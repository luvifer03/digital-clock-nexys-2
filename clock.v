==> flow/design.v <==
module digital_clock (clock, reset, AN3, AN2, AN1, AN0, CA, CB, CC, CD, CE, CF, CG);
	input clock, reset;
	output AN3, AN2, AN1, AN0, CA, CB, CC, CD, CE, CF, CG;
	wire w1, w2;
	wire [3:0] w3;
	wire [3:0] w4;
	wire [6:0] w5;
	wire [6:0] w6;
	wire [6:0] w7;
	wire [6:0] w8;
	wire [3:0] w9;
	wire [3:0] w10;
	wire [3:0] w11;
	wire [3:0] w12;
	wire [3:0] w13;
	wire [3:0] w14;
	wire [3:0] w15;
	reg [6:0] reg1;
	clock_divider #(.input_hz(50_000_000), .output_hz(500)) clock_divider_500_hz(.reset(reset), .clock_in(clock), .clock_out(w1));
	clock_divider #(.input_hz(500), .output_hz(1)) clock_divider_1_hz(.reset(reset), .clock_in(w1), .clock_out(w2));
	timer_00_59 timer(.reset(reset), .clock(w2), .seg0(w4), .seg1(w3), .seg2(w10), .seg3(w11));
	ssd_driver ssd_driver_thou(.in_BCD(w11), .out_SSD(w12));
	ssd_driver ssd_driver_hund(.in_BCD(w10), .out_SSD(w13));
	ssd_driver ssd_driver_tens(.in_BCD(w3), .out_SSD(w6));
	ssd_driver ssd_driver_ones(.in_BCD(w4), .out_SSD(w7));
	ring_counter_4_bit ring_counter(.reset(reset), .clock(w1), .out(w9));
	always @(posedge w2) begin  
		reg1 <= 7'b1111111;
	end
	assign w5 = reg1;
	negative_tri_state_buffer_N_bit #(7) buffer_1 (.in_disable(w9[1]), .in(w6), .out(w8));
	negative_tri_state_buffer_N_bit #(7) buffer_0 (.in_disable(w9[0]), .in(w7), .out(w8));
	negative_tri_state_buffer_N_bit #(7) buffer_2 (.in_disable(w9[3]), .in(w12), .out(w8));
	negative_tri_state_buffer_N_bit #(7) buffer_3(.in_disable(w9[2]), .in(w13), .out(w8));
	assign AN3 = w9[3];	
	assign AN2 = w9[2];
	assign AN1 = w9[1];
   assign AN0 = w9[0];
	assign CA = w8[6];
	assign CB = w8[5];
	assign CC = w8[4];
	assign CD = w8[3];
	assign CE = w8[2];
	assign CF = w8[1];
	assign CG = w8[0];
endmodule
module ring_counter_4_bit (reset, clock, out);
	input reset, clock;
	output [3:0] out;
	reg [3:0] out;
	always @(posedge clock or posedge reset) begin
		if (reset) begin
			out <= 4'b0111;
		end
		else begin
			out[3] <= out[0];
			out[2] <= out[3];
			out[1] <= out[2];
			out[0] <= out[1];	
		end
	end
endmodule
module clock_divider (reset, clock_in, clock_out);
	parameter input_hz = 6;
	parameter output_hz = 1;
	parameter in_out_ratio = input_hz / output_hz;  
	input clock_in, reset;
	output clock_out;
	reg clock_out;
	reg [19:0] internal_count;
	always @(posedge clock_in or posedge reset) begin
		if (reset) 
			begin
			internal_count <= 'b0;
			clock_out <= 1'b0;
		end
		else if (internal_count == (in_out_ratio - 1)) 
			begin
			internal_count <= 20'b0;
			clock_out <= 1'b1;  
		end
		else if (internal_count == (in_out_ratio/2 - 1)) 
			begin
			clock_out <= 1'b0; 	 
			internal_count <= internal_count + 1;
		end
		else 
			begin
			internal_count <= internal_count + 1;
		end
	end
endmodule
module timer_59_59 (reset, clock, seg3,seg2,seg1,seg0);
	input reset, clock;
	output [3:0] seg0;  
	output [3:0] seg1;
	output [3:0] seg2;
	output [3:0] seg3;
	reg [3:0] seg0;
	reg [3:0] seg1;
	reg [3:0] seg2;
	reg [3:0] seg3;
	always @(posedge clock or posedge reset) begin
		if (reset) 
			begin
			seg0 <= 4'd0;
			seg1 <= 4'd0;
			seg2 <= 4'd0;
			seg3 <= 4'd0;
			end
		else 
			begin 
			if(seg0 == 4'd9)
				begin 
					seg0 <= 4'd0;
					if(seg1 == 4'd5) 
						begin
							seg1 <= 4'd0;
							seg2 <= seg2 + 1;
							if(seg2 == 4'd9) 
								begin
									seg2 <= 4'd0;
									if(seg3 == 4'd5) 
										begin
											seg0 <= 4'd0;
											seg1 <= 4'd0;
											seg2 <= 4'd0;
											seg3 <= 4'd0;
										end
									else 
										begin
											seg3 <= seg3 + 1;
										end
								end
							else 
								begin
									seg2 <= seg2 + 1;
								end
						end
						else 
							begin
								seg1 <= seg1 + 1;
							end
						end
			else 
				begin
					seg0 <= seg0 + 1;
				end
				end
			end
endmodule
module ssd_driver (in_BCD, out_SSD);
	input [3:0] in_BCD;  
	output [6:0] out_SSD;  
	reg [6:0] out_SSD;
	always @(in_BCD) begin
		case (in_BCD)
			4'd0: out_SSD <= 7'b0000001;
			4'd1: out_SSD <= 7'b1001111;
			4'd2: out_SSD <= 7'b0010010;
			4'd3: out_SSD <= 7'b0000110;
			4'd4: out_SSD <= 7'b1001100;
			4'd5: out_SSD <= 7'b0100100;
			4'd6: out_SSD <= 7'b0100000;
			4'd7: out_SSD <= 7'b0001111;
			4'd8: out_SSD <= 7'b0000000;
			4'd9: out_SSD <= 7'b0000100;
			default out_SSD <= 7'b0110000;  
		endcase
	end
endmodule 
module negative_tri_state_buffer_N_bit (in_disable, in, out);
	parameter N = 7;
	input in_disable;
	input [N-1:0] in;
	output [N-1:0] out;
	reg [N-1:0] out;
	always @(in_disable or in) begin
		if (in_disable == 1'b0) out <= in;
		else out <= 'bz;
	end
endmodule
`timescale 1ns/1ps
# --- Tool chain data of clock_divider ---
# What the tools print for clock_divider, step after step.
# Lines are those of the file above, counted from 1.
inputs:
  top: "clock_divider"
  clock: "clock_in"
  library: "sky130hd"
  lib_corner: "tt_025C_1v80"

# --- Elaborated design ---
# Source: Yosys, flattened and elaborated, memories not mapped. Widths are those after wreduce. Registers that Yosys merges into a memory's read port (data or address) are not register bits. Print and check cells do not count. Equal cells are merged and count once.
bits:
  ff_bits: 21
  in_bits: 2
  output_inout_bits: 1
  wordCells: 9
op_classes:
  addsub: 1
  eq_ne: 2
  muxes: 3
  reduce_logical: 1
ops:
  columns: ["op", "count"]
  rows:
  - ["20-bit by 1-bit adder with 20-bit output (second input constant)", 1]
  - ["20-bit by 2-bit == test with 1-bit output (second input constant)", 1]
  - ["20-bit by 3-bit == test with 1-bit output (second input constant)", 1]
  - ["20-bit 2-to-1 mux", 1]
  - ["2-bit nonzero test", 1]
  - ["1-bit 2-to-1 mux", 2]

# --- Logic depth ---
# Longest topological path by Yosys (ltp), each cell counted once; first at word level (registers and memories cut), then after technology mapping (sequential cells cut; the memories' decode and read muxes count).
logic_depth:
  depth_word: 3
  ABC_AREA: 0
  ltp_mapped: 5
  depth_no_buf: 5

# --- Mapped cells and area ---
# Source: synth_stat.txt of the flow (Yosys; design flattened, memories mapped). It holds for the ABC_AREA given above (unset counts as 0); a run with the other value may have another netlist.
by_type:
  columns: ["cell_type", "count"]
  rows:
  - ["sky130_fd_sc_hd__dfrtp_1", 21]
  - ["sky130_fd_sc_hd__xor2_1", 11]
  - ["sky130_fd_sc_hd__xnor2_1", 7]
  - ["sky130_fd_sc_hd__ha_1", 3]
  - ["sky130_fd_sc_hd__nor4_1", 6]
  - ["sky130_fd_sc_hd__nor3_1", 7]
  - ["sky130_fd_sc_hd__nand2_1", 8]
  - ["sky130_fd_sc_hd__nor2_1", 8]
  - ["sky130_fd_sc_hd__inv_1", 7]
  - ["sky130_fd_sc_hd__nand3_1", 5]
  - ["sky130_fd_sc_hd__nor4_2", 2]
  - ["sky130_fd_sc_hd__nand4_4", 1]
  - ["sky130_fd_sc_hd__nand4_1", 3]
  - ["sky130_fd_sc_hd__and4_4", 1]
  - ["sky130_fd_sc_hd__nand3_2", 1]
  - ["sky130_fd_sc_hd__o21ai_0", 2]
  - ["sky130_fd_sc_hd__nand3b_1", 1]
  - ["sky130_fd_sc_hd__and2_1", 1]
  - ["sky130_fd_sc_hd__buf_2", 1]
synth_totals:
  cell_count: 96
  area_um2: 1019.7
  seqArea_um2: 525.5
  flip_flops: 21

# --- Worst setup path after synthesis ---
# Path of least setup slack by OpenSTA after synthesis, without wires, with an ideal clock, recovery checks aside; 20% of the period is set as input and as output delay. Where synthesis merged equal registers, the netlist keeps one of their names.
synth_timing:
  path_type: "register -> register"
  start: "reg internal_count[3]"
  end: "reg internal_count[19]"
  clock_period_ns: 1.5
  launch_ns: 0.000
  arrival_time_ns: 1.254
  setup_slack_ns: 0.166
  delay_ns: 1.333
  stages: 5
  n_path_buf: 0
  synth_period_reached_ns: 1.334
# "delay_ns" = arrival - input delay + setup time.
# "stages" counts driving pins, that of a launching flip-flop among them; a cell with two outputs on the path counts twice.
# "synth_period_reached_ns" = period - worst setup slack (recovery checks aside). The figure is calculated, with input and output delays left at 20% of the set period.
# Between the ends stands the longest chain of elaborated cells between them, by number of cells; it is not shown to be the way that was timed. Of several equally long chains one is given.
# Each line given opens the expression or statement behind the cell; cells for indexed reads and writes are added by Yosys, which also makes memories of some case tables.
# At most two assigning lines are given for a register; there are more.
synth_between:
  cell_sequence: "sky130_fd_sc_hd__dfrtp_1 > sky130_fd_sc_hd__and4_4 > sky130_fd_sc_hd__nand4_4 > sky130_fd_sc_hd__nor4_2 > sky130_fd_sc_hd__xor2_1"
  elab_chain_cells: 2
synth_lines:
  columns: ["item", "line_no", "rtl"]
  rows:
  - ["from (decl)", 70, "reg [19:0] internal_count;"]
  - ["from (assign)", 85, "internal_count <= internal_count + 1;"]
  - ["from (assign)", 89, "internal_count <= internal_count + 1;"]
  - ["20-bit by 1-bit adder with 20-bit output", 89, null]
  - ["20-bit 2-to-1 mux", 77, "else if (internal_count == (in_out_ratio - 1))"]
  - ["to (assign)", 85, null]
  - ["to (assign)", 89, null]
  - ["to (decl)", 70, null]

# --- Path in the finished layout ---
# From the final timing report of flow run 1: the path of least setup slack in the routed layout; clock arrival at registers is part of the times.
layout_timing:
  path_type: "register -> register"
  start: "reg internal_count[8]"
  end: "reg internal_count[0]"
  clock_period_ns: 1.25
  launch_ns: 0.26
  arrival_time_ns: 1.55
  setup_slack_ns: -0.16
  stages: 5
  n_path_buf: 0
# Between the ends stands the longest chain of elaborated cells between them, by number of cells; it is not shown to be the way that was timed. Of several equally long chains one is given.
# At most two assigning lines are given for a register; there are more.
layout_between:
  cell_sequence: "sky130_fd_sc_hd__dfrtp_1 > sky130_fd_sc_hd__nor4_4 > sky130_fd_sc_hd__nand3_2 > sky130_fd_sc_hd__nor3_4 > sky130_fd_sc_hd__nor2_1"
  elab_chain_cells: 2
layout_lines:
  columns: ["item", "line_no", "rtl"]
  rows:
  - ["from (decl)", 70, "reg [19:0] internal_count;"]
  - ["from (assign)", 85, "internal_count <= internal_count + 1;"]
  - ["from (assign)", 89, "internal_count <= internal_count + 1;"]
  - ["20-bit by 3-bit == test with 1-bit output", 77, "else if (internal_count == (in_out_ratio - 1))"]
  - ["20-bit 2-to-1 mux", 77, null]
  - ["to (assign)", 85, null]
  - ["to (assign)", 89, null]
  - ["to (decl)", 70, null]

# Measured data: module clock_divider, platform sky130hd, 2 stored runs of the flow under differing settings, order arbitrary. Input and output delays are each 20% of the period that was set; the output load is 0.01 pF.
# "achieved_clock_period_ns" is the run's clock period less its worst setup slack. It is reckoned from that one timing run; input and output delays stay at 20% of the period that was set.
# By "critical_path_time_ns" is meant the share of the clock period that the worst setup path is allowed (20% is reserved at inputs, 20% at outputs), minus its slack. Clock arrival times at its registers enter into it.
# By "fin_power_mw" is meant OpenSTA's value without simulated activity: inputs other than the clock are taken to toggle once in ten clock periods, and the tool carries that through the logic.
runs:
  - name: "flow run 1"
    settings:
      period_ns: 1.25
      CORE_UTILIZATION: 39
      SETUP_SLACK_MARGIN: 0.26
      PLACE_DENSITY_LB_ADDON: 0.22
      CORE_ASPECT_RATIO: 0.57
      CORE_MARGIN: 6
      ABC_AREA: 0
      CTS_CLUSTER_SIZE: 62
      CTS_CLUSTER_DIAMETER: 265
      SLEW_MARGIN: 35
      CAP_MARGIN: 20
    results:
      final_stdcell_area_um2: 1634.1
      achieved_clock_period_ns: 1.407
      die_footprint_um2: 4034.7
      util_frac: 0.688
      synthArea_um2: 1019.7
      worst_setup_slack_ns: -0.157
      critical_path_time_ns: 1.41
      worst_path_kind: "register -> register"
      fin_power_mw: 1.138
      fin_tns_ns: -1.681
  - name: "flow run 2"
    settings:
      period_ns: 1.78
      CORE_UTILIZATION: 33
      PLACE_DENSITY: 0.53
      ABC_AREA: 0
      GPL_ROUTABILITY_DRIVEN: 0
      SLEW_MARGIN: 0
      MIN_ROUTING_LAYER: "met2"
      CAP_MARGIN: 20
      CORE_MARGIN: 2
    results:
      final_stdcell_area_um2: 1122.3
      achieved_clock_period_ns: 1.576
      die_footprint_um2: 3551.0
      util_frac: 0.374
      synthArea_um2: 1019.7
      worst_setup_slack_ns: 0.204
      critical_path_time_ns: 1.22
      worst_path_kind: "register -> output"
      fin_power_mw: 0.7273
      fin_tns_ns: 0.000
